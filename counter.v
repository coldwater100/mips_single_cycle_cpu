==> flow/design.v <==
module counter #(
    parameter DATA_BITS = 8,
    parameter MAX_VALUE = 255
)(
    input wire clk,
    input wire clr,
    input wire load,    
    input wire count,   
    input wire [DATA_BITS-1:0] D,  
    output reg [DATA_BITS-1:0] Q,  
    output wire carry              
);
    always @(posedge clk or posedge clr) begin
        if (clr) begin
            Q <= 0;
        end else begin
            case ({load, count})
                2'b00: Q <= Q;  
                2'b01: Q <= (Q == MAX_VALUE) ? 0 : Q + 1;  
                2'b10: Q <= D;  
                2'b11: Q <= (Q == 0) ? MAX_VALUE : Q - 1;  
            endcase
        end
    end
    assign carry = (load == 1'b0 && count == 1'b1 && Q == MAX_VALUE) ||
                   (load == 1'b1 && count == 1'b1 && Q == 0);
endmodule
# Tool chain data of counter
# Tool output for the design above, in the order of the flow.
# Lines are those of the file above, counted from 1.
# Cell names lack the library's common part.
# A cell with n/a has no value.
[design] top="counter" clock_port="clk" cell_library="sky130hd" pvt_corner="tt_025C_1v80"

# After elaboration
# Source: Yosys, flattened and elaborated, memories not mapped. Widths are those after wreduce. Registers that Yosys merges into a memory's read port (data or address) are not register bits. Print and check cells do not count. Equal cells are merged and count once.
[word_totals] input_bits=12 regBits=8
[op_classes] n_eq=4 reduce_and_logical=7 muxes=3 n_addsub=2 n_logic=1
[ops] op="case mux 8 bit (select 3 bit)" count=1
[ops] op="two-way mux 8 bit" count=2
[ops] op="adder 8 x 1 -> 8 bit (second input constant)" count=1
[ops] op="subtractor 8 x 1 -> 8 bit (second input constant)" count=1
[ops] op="equality test 8 bit (second input constant)" count=1
[ops] op="logical NOT 8 bit" count=1
[ops] op="logical AND 1 bit" count=4
[ops] op="equality test 2 bit (second input constant)" count=2
[ops] op="equality test 2 x 1 -> 1 bit (second input constant)" count=1
[ops] op="logical NOT 2 bit" count=1
[ops] op="logical OR 1 bit" count=1
[ops] op="inverter 1 bit" count=1

# Logic depth
# Yosys ltp: most cells in a row. Word level: on the elaborated netlist, between registers, memories and ports. Mapped: between sequential cells and ports; inverters and the memories' decode and read muxes count.
[logic_depth] depth_word=4 ABC_AREA=0 mapped_depth=6 ltp_nobuf=6

# Synthesis result
# The flow's flattened synthesis, as Yosys stat reports it; memories are mapped. The netlist is that of the ABC_AREA named above (0 if unset); the other value can give another one.
# The area totals of this step are shown rounded.
[mapped] cells=96 flip_flops=8 buffers=6 area_um2=802.0
[types] type="dfrtp_1" count=8 area_total_um2=200.192
[types] type="ha_1" count=3 area_total_um2=37.536
[types] type="o21ai_0" count=7 area_total_um2=35.034
[types] type="a21oi_1" count=6 area_total_um2=30.029
[types] type="a211o_1" count=3 area_total_um2=26.275
[types] type="a211oi_1" count=3 area_total_um2=22.522
[types] type="buf_2" count=4 area_total_um2=20.019
[types] type="mux2i_1" count=2 area_total_um2=20.019
[types] type="inv_1" count=5 area_total_um2=18.768
[types] type="nand2_1" count=5 area_total_um2=18.768
[types] type="nand4_1" count=3 area_total_um2=18.768
[types] type="nor2b_1" count=3 area_total_um2=18.768
[types] type="nand4b_1" count=2 area_total_um2=17.517
[types] type="o2bb2ai_1" count=2 area_total_um2=17.517
[types] type="nor3_4" count=1 area_total_um2=16.266
[types] type="nor2_1" count=4 area_total_um2=15.014
[types] type="nor3_1" count=3 area_total_um2=15.014
[types] type="o21bai_1" count=2 area_total_um2=15.014
# Not listed: further types 27, cells in them 30.

# Path before layout
# Path of least setup slack by OpenSTA after synthesis, without wires, with an ideal clock, recovery checks aside; 20% of the period is set as input and as output delay. Where synthesis merged equal registers, the netlist keeps one of their names.
[synth_path] path_type="register -> output" start="reg Q[0]" end="out carry" driving_pins=7 t_first_pin_ps=0 output_delay_ps=370 clock_period_ps=1850 required_ps=1480 setup_slack_ps=-89 arrival_ps=1569 path_delay_ps=1569 synth_period_reached_ps=1939
# "path_delay_ps" is the arrival time less input delay plus setup time.
# At an output port there is no setup time.
# "driving_pins" counts driving pins, that of a launching flip-flop among them; a cell with two outputs on the path counts twice.
# "synth_period_reached_ps" is the clock period less the worst setup slack; recovery checks do not enter. This is arithmetic on one report: input and output delays are still those of the set period (20% each).
# Between the ends stands the longest chain of elaborated cells between them, by number of cells; it is not shown to be the way that was timed. Of several equally long chains one is given.
# Each line given opens the expression or statement behind the cell; cells for indexed reads and writes are added by Yosys, which also makes memories of some case tables.
# A register here has more assigning lines than the two given.
[synth_between] cell_sequence="dfrtp_1 > inv_1 > ha_1 > or3b_4 > nor3_4 > nand2_2 > a21oi_1" elab_chain_len=3 cells_between=5
[synth_rtl] item="start: declaration" line_no=10 source="output reg [DATA_BITS-1:0] Q,"
[synth_rtl] item="start: assignment" line_no=19 source="2'b01: Q <= (Q == MAX_VALUE) ? 0 : Q + 1;"
[synth_rtl] item="start: assignment" line_no=21 source="2'b11: Q <= (Q == 0) ? MAX_VALUE : Q - 1;"
[synth_rtl] item="equality test 8 bit" line_no=25 source="assign carry = (load == 1'b0 && count == 1'b1 && Q == MAX_VALUE) ||"
[synth_rtl] item="logical AND 1 bit" line_no=25
[synth_rtl] item="logical OR 1 bit" line_no=25
[synth_rtl] item="end: declaration" line_no=11 source="output wire carry"

# Path in the finished layout
# Path of least setup slack in the final report of run 1 (OpenROAD, finished layout, wires in). Where an end is a register, its clock arrival counts in the times.
# The path's times are printed in steps of 10 ps; the period is the one set.
[layout_path] path_type="register -> output" start="reg Q[1]" end="out carry" arrival_ps=1800 setup_slack_ps=-630 driving_pins=8 output_delay_ps=290 t_first_pin_ps=260 clock_period_ps=1460 required_ps=1170
# Between the ends stands the longest chain of elaborated cells between them, by number of cells; it is not shown to be the way that was timed. Of several equally long chains one is given.
# A register here has more assigning lines than the two given.
[layout_between] cell_sequence="dfrtp_2 > inv_2 > ha_4 > or3b_4 > nor3_4 > nand2_2 > a21oi_2 > buf_2" elab_chain_len=3 cells_between=5
[layout_rtl] item="start: declaration" line_no=10 source="output reg [DATA_BITS-1:0] Q,"
[layout_rtl] item="start: assignment" line_no=19 source="2'b01: Q <= (Q == MAX_VALUE) ? 0 : Q + 1;"
[layout_rtl] item="start: assignment" line_no=21 source="2'b11: Q <= (Q == 0) ? MAX_VALUE : Q - 1;"
[layout_rtl] item="equality test 8 bit" line_no=25 source="assign carry = (load == 1'b0 && count == 1'b1 && Q == MAX_VALUE) ||"
[layout_rtl] item="logical AND 1 bit" line_no=25
[layout_rtl] item="logical OR 1 bit" line_no=25
[layout_rtl] item="end: declaration" line_no=11 source="output wire carry"

# Stored flow runs of counter (2 of them; Yosys, OpenROAD, sky130hd). They differ in their settings and are not a sequence. Constraints: input delay and output delay 20% of the set period each, output load 0.01 pF.
# "achieved_clock_period_ps" is the run's clock period less its worst setup slack. It is reckoned from that one timing run; input and output delays stay at 20% of the period that was set.
# "worst_setup_path_time_ps": the worst setup path's part of the clock period (all of it between registers, 20% less for each end at a port) less its slack. A launch clock that arrives late makes it longer, a capture clock that arrives late makes it shorter.
# "worst_setup_path_time_ps" is known to 10 ps.
# Values from the reports are rounded here.
run="run 1" settings period_ns=1.46 CORE_UTILIZATION=48 PLACE_DENSITY_LB_ADDON=0.2 CORE_MARGIN=7 TNS_END_PERCENT=35 GPL_TIMING_DRIVEN=1 CTS_CLUSTER_SIZE=91 CTS_CLUSTER_DIAMETER=280 CAP_MARGIN=5 SLEW_MARGIN=20
run="run 1" results post_synth_area_um2=802.0 design_die_area_um2=3011 final_stdcell_area_um2=1346 util_pct=87.3 timing.setup.ws_ps=-630 fin_tns_ps=-3133 achieved_clock_period_ps=2090 worst_setup_path_time_ps=1800 path_kind="register -> output"
run="run 2" settings period_ns=2.59 CAP_MARGIN=20 CORE_MARGIN=2 CORE_UTILIZATION=40 SLEW_MARGIN=20
run="run 2" results post_synth_area_um2=802.0 design_die_area_um2=2379 final_stdcell_area_um2=1135 util_pct=59.0 timing.setup.ws_ps=153 fin_tns_ps=0 achieved_clock_period_ps=2437 worst_setup_path_time_ps=1920 path_kind="register -> output"
